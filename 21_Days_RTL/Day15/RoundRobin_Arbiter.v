==> flow/design.v <==
module day15 (
  input     wire        clk,
  input     wire        reset,
  input     wire[3:0]   req_i,
  output    logic[3:0]  gnt_o
);
  logic [3:0] pointer;
  logic [3:0] granted;
  bit [3:0] i;
  always @(posedge clk) begin
    if(reset) begin
      granted <= '0;
      pointer <= '0;
    end
    else begin
      for(i=0;i<4;i=i+1) begin
        case((pointer+i)%4)
          'd0: if(req_i[0]) begin
            granted <= 4'b0001; pointer <= 4'd1;
          end
          'd1: if(req_i[1]) begin
            granted <= 4'b0010; pointer <= 4'd2;
          end
          'd2: if(req_i[2]) begin
            granted <= 4'b0100; pointer <= 4'd3;
          end
          'd3: if(req_i[3]) begin
            granted <= 4'b1000; pointer <= 4'd0;
          end
        endcase
      end
    end
  end
  assign gnt_o = granted;
endmodule
# --- Reports on day15 ---
# What the tools print for day15, step after step.
# Lines are those of the file above, counted from 1.
# Cell names lack the library's common part.
inputs:
  top_module: "day15"
  clk_port: "clk"
  lib: "sky130hd"
  pvt_corner: "tt_025C_1v80"

# --- Word level ---
# Source: Yosys, flattened and elaborated, memories not mapped. Widths are those after wreduce; folded enables and synchronous resets count as part of the registers. Registers that Yosys merges into a memory's read port (data or address) are not register bits. Print and check cells do not count. Equal cells are merged and count once.
op_classes:
  add_sub_neg: 3
  equal: 12
  mux: 40
  reduce_logical: 4
op_table:
  columns: ["operator", "count"]
  rows:
  - ["32-bit zero test", 4]
  - ["4-bit two-way mux", 32]
  - ["4-bit parallel mux with 4-bit select", 8]
  - ["2-bit == test with constant B", 8]
  - ["2-bit by 1-bit == test with 1-bit output with constant B", 4]
  - ["2-bit adder with constant B", 2]
  - ["2-bit by 1-bit adder with 2-bit output with constant B", 1]
bits:
  regBits: 8
  input_bits: 6
  output_inout_bits: 4
  word_cells: 61

# --- Depth ---
# Longest topological path by Yosys (ltp), each cell counted once; first at word level (registers and memories cut), then after technology mapping (sequential cells cut; the memories' decode and read muxes count).
depth:
  word_depth: 8
  ABC_AREA: 1
  mapped_depth: 13
  mapped_depth_nobuf: 12

# --- Synthesis result ---
# Source: synth_stat.txt of the flow (Yosys; design flattened, memories mapped). It holds for the ABC_AREA given above (unset counts as 0); a run with the other value may have another netlist.
# The area totals of this step are shown rounded.
synth_totals:
  cell_count: 137
  mapped_area_um2: 803
  sequential_area_um2: 120
  ffs: 6
  buf_cells: 4
types:
  columns: ["cell", "count", "type_area_um2"]
  rows:
  - ["nand2_1", 40, 150.144]
  - ["dfxtp_1", 6, 120.115]
  - ["a21oi_1", 17, 85.082]
  - ["o21ai_0", 11, 55.053]
  - ["ha_1", 4, 50.048]
  - ["inv_1", 11, 41.29]
  - ["nor2_1", 9, 33.782]
  - ["nand3_1", 6, 30.029]
  - ["a21oi_2", 3, 26.275]
  - ["nand2_2", 4, 25.024]
  - ["nand4_1", 4, 25.024]
  - ["buf_6", 2, 22.522]
  - ["inv_2", 5, 18.768]
  - ["o22ai_1", 3, 18.768]
  - ["buf_4", 2, 15.014]
  - ["a21boi_2", 1, 11.261]
  - ["nand2_4", 1, 11.261]
  - ["nor2_4", 1, 11.261]
# Not listed: further types 7, cells in them 7.

# --- Path before layout ---
# Source: OpenSTA report_checks on the synthesized netlist (no wires, ideal clock, input and output delay 20% of the period each), path of least setup slack; recovery checks are left aside. Register names are those of the netlist, which keeps one name where synthesis merged equal registers.
synth_path:
  path_type: "flip-flop to flip-flop"
  from: "register pointer[0]"
  to: "register pointer[0]"
  tclk_ns: 2.2
  setup_ns: 0.114
  launch_ns: 0.000
  arrival_time_ns: 1.380
  required_ns: 2.086
  setup_slack_ns: 0.706
  path_delay_ns: 1.494
  path_stages: 10
  n_path_buf: 1
  synth_period_reached_ns: 1.494
# "path_delay_ns" is the arrival time less input delay plus setup time.
# "path_stages" counts driving pins, that of a launching flip-flop among them; a cell with two outputs on the path counts twice.
# "synth_period_reached_ns" = period - worst setup slack (recovery checks aside). The figure is calculated, with input and output delays left at 20% of the set period.
# Between the ends stands the longest chain of elaborated cells between them, by number of cells; it is not shown to be the way that was timed. Of several equally long chains one is given.
# Each line given opens the expression or statement behind the cell; cells for indexed reads and writes are added by Yosys, which also makes memories of some case tables.
# A register here has more assigning lines than the two given.
synth_via:
  cell_sequence: "dfxtp_1 -> inv_1 -> ha_1 -> buf_4 -> a21oi_1 -> nand3_1 -> nand2_1 -> nand3_1 -> a21oi_1 -> nor2_1"
  elab_chain_cells: 8
  cells_between: 39
  cone_lines: 5
  classes_between: "add/sub (3); eq/ne (12); mux (20); reduce/logical (4)"
synth_rtl:
  columns: ["item", "line", "source"]
  rows:
  - ["from (decl)", 7, "logic [3:0] pointer;"]
  - ["from (assign)", 13, "pointer <= '0;"]
  - ["from (assign)", 19, "granted <= 4'b0001; pointer <= 4'd1;"]
  - ["4-bit two-way mux", 27, "'d3: if(req_i[3]) begin"]
  - ["4-bit parallel mux with 4-bit select", 17, "case((pointer+i)%4)"]
  - ["4-bit two-way mux", 27, null]
  - ["4-bit parallel mux with 4-bit select", 17, null]
  - ["4-bit two-way mux", 27, null]
  - ["4-bit parallel mux with 4-bit select", 17, null]
  - ["4-bit two-way mux", 27, null]
  - ["4-bit parallel mux with 4-bit select", 17, null]
  - ["to (assign)", 13, null]
  - ["to (assign)", 19, null]
  - ["to (decl)", 7, null]

# --- Timing after layout ---
# Path of least setup slack in the final report of stored run 1 (OpenROAD, finished layout, wires in). Where an end is a register, its clock arrival counts in the times.
layout_path:
  path_type: "flip-flop to flip-flop"
  from: "register pointer[0]"
  to: "register granted[2]"
  tclk_ns: 2.0
  setup_ns: 0.07
  launch_ns: 0.23
  arrival_time_ns: 2.02
  required_ns: 2.16
  setup_slack_ns: 0.14
  path_stages: 9
  n_path_buf: 0
# Between the ends stands the longest chain of elaborated cells between them, by number of cells; it is not shown to be the way that was timed. Of several equally long chains one is given.
# A register here has more assigning lines than the two given.
layout_via:
  cell_sequence: "dfxtp_1 -> ha_1 -> inv_1 -> nor2_1 -> inv_1 -> o21ai_0 -> o22a_1 -> nand2_1 -> a21oi_1"
  elab_chain_cells: 8
  cells_between: 35
  cone_lines: 5
  classes_between: "add/sub (3); eq/ne (12); mux (16); reduce/logical (4)"
layout_rtl:
  columns: ["item", "line", "source"]
  rows:
  - ["from (decl)", 7, "logic [3:0] pointer;"]
  - ["from (assign)", 13, "pointer <= '0;"]
  - ["from (assign)", 19, "granted <= 4'b0001; pointer <= 4'd1;"]
  - ["2-bit == test", 17, "case((pointer+i)%4)"]
  - ["4-bit parallel mux with 4-bit select", 17, null]
  - ["4-bit two-way mux", 27, "'d3: if(req_i[3]) begin"]
  - ["4-bit parallel mux with 4-bit select", 17, null]
  - ["4-bit two-way mux", 27, null]
  - ["4-bit parallel mux with 4-bit select", 17, null]
  - ["4-bit two-way mux", 27, null]
  - ["4-bit parallel mux with 4-bit select", 17, null]
  - ["to (assign)", 12, "granted <= '0;"]
  - ["to (assign)", 19, null]
  - ["to (decl)", 8, "logic [3:0] granted;"]

Data sheet: physical implementation of day15

Flow measurements of day15 on sky130hd: 2 stored runs with different settings, listed in no order. Input and output delays are each 20% of the period that was set; the output load is 0.01 pF.
"achieved_period_ns" = clock period - worst setup slack. The figure is calculated, with input and output delays left at 20% of the set period.
By "worst_path_time_ns" is meant the share of the clock period that the worst setup path is allowed (20% is reserved at inputs, 20% at outputs), minus its slack. Clock arrival times at its registers enter into it.
"fin_power_mw": no workload was simulated; the value follows from the tool's default switching activity.
The results are shown rounded.

--- stored run 1 ---
==> flow/run.sh <==
#!/bin/bash
# the make line also repeats the synthesis and layout settings of config.mk as NAME=value (left out here)
make -C /OpenROAD-flow-scripts/flow DESIGN_CONFIG=/design/flow/config.mk WORK_HOME=/design/flow/orfs CLKGATE_MAP_FILE= finish
==> flow/config.mk <==
export PLATFORM = sky130hd
export DESIGN_NAME = day15
export DESIGN_NICKNAME = day15
export VERILOG_FILES = /design/flow/design.v
export SDC_FILE = /design/flow/constraint.sdc
export NUM_CORES = 4
export LEC_CHECK = 0
export ABC_AREA = 1
export CAP_MARGIN = 0
export CORE_ASPECT_RATIO = 1.75
export CORE_MARGIN = 2
export CORE_UTILIZATION = 32
export CTS_CLUSTER_DIAMETER = 391
export CTS_CLUSTER_SIZE = 61
export PLACE_DENSITY_LB_ADDON = 0.3
export SETUP_SLACK_MARGIN = 0.04
export SLEW_MARGIN = 20
export TNS_END_PERCENT = 45
==> flow/constraint.sdc <==
create_clock -name core_clock -period 2.0 [get_ports {clk}]
set_input_delay 0.4000 -clock core_clock [delete_from_list [all_inputs] [get_ports {clk}]]
set_output_delay 0.4000 -clock core_clock [all_outputs]
set_load 0.01 [all_outputs]

==> results, as YAML <==
results:
  ws_hold_ns: 0.674
  achieved_period_ns: 1.856
  fin_power_mw: 1.20
  layout_utilization_pct: 40.5
  synthArea_um2: 803
  total_negative_slack_ns: 0.000
  design_die_area_um2: 2940
  worst_path_time_ns: 1.86
  timing.worst_path_kind: "flip-flop to flip-flop"
  worstSetupSlack_ns: 0.144
  finalCellArea_um2: 985

--- stored run 2 ---
==> flow/run.sh <==
#!/bin/bash
# the make line also repeats the synthesis and layout settings of config.mk as NAME=value (left out here)
make -C /OpenROAD-flow-scripts/flow DESIGN_CONFIG=/design/flow/config.mk WORK_HOME=/design/flow/orfs CLKGATE_MAP_FILE= finish
==> flow/config.mk <==
export PLATFORM = sky130hd
export DESIGN_NAME = day15
export DESIGN_NICKNAME = day15
export VERILOG_FILES = /design/flow/design.v
export SDC_FILE = /design/flow/constraint.sdc
export NUM_CORES = 4
export LEC_CHECK = 0
export CAP_MARGIN = 20
export CELL_PAD_IN_SITES_DETAIL_PLACEMENT = 1
export CELL_PAD_IN_SITES_GLOBAL_PLACEMENT = 0
export CORE_ASPECT_RATIO = 1.53
export CORE_MARGIN = 2
export CORE_UTILIZATION = 58
export CTS_CLUSTER_DIAMETER = 122
export GPL_TIMING_DRIVEN = 0
export MAX_ROUTING_LAYER = met5
export MIN_ROUTING_LAYER = met1
export SETUP_SLACK_MARGIN = -0.05
export SLEW_MARGIN = 20
export TNS_END_PERCENT = 100
==> flow/constraint.sdc <==
create_clock -name core_clock -period 2.77 [get_ports {clk}]
set_input_delay 0.5540 -clock core_clock [delete_from_list [all_inputs] [get_ports {clk}]]
set_output_delay 0.5540 -clock core_clock [all_outputs]
set_load 0.01 [all_outputs]

==> results, as YAML <==
results:
  ws_hold_ns: 0.738
  achieved_period_ns: 2.254
  fin_power_mw: 1.24
  layout_utilization_pct: 70.3
  synthArea_um2: 891
  total_negative_slack_ns: 0.000
  design_die_area_um2: 1870
  worst_path_time_ns: 2.25
  timing.worst_path_kind: "flip-flop to flip-flop"
  worstSetupSlack_ns: 0.516
  finalCellArea_um2: 1020
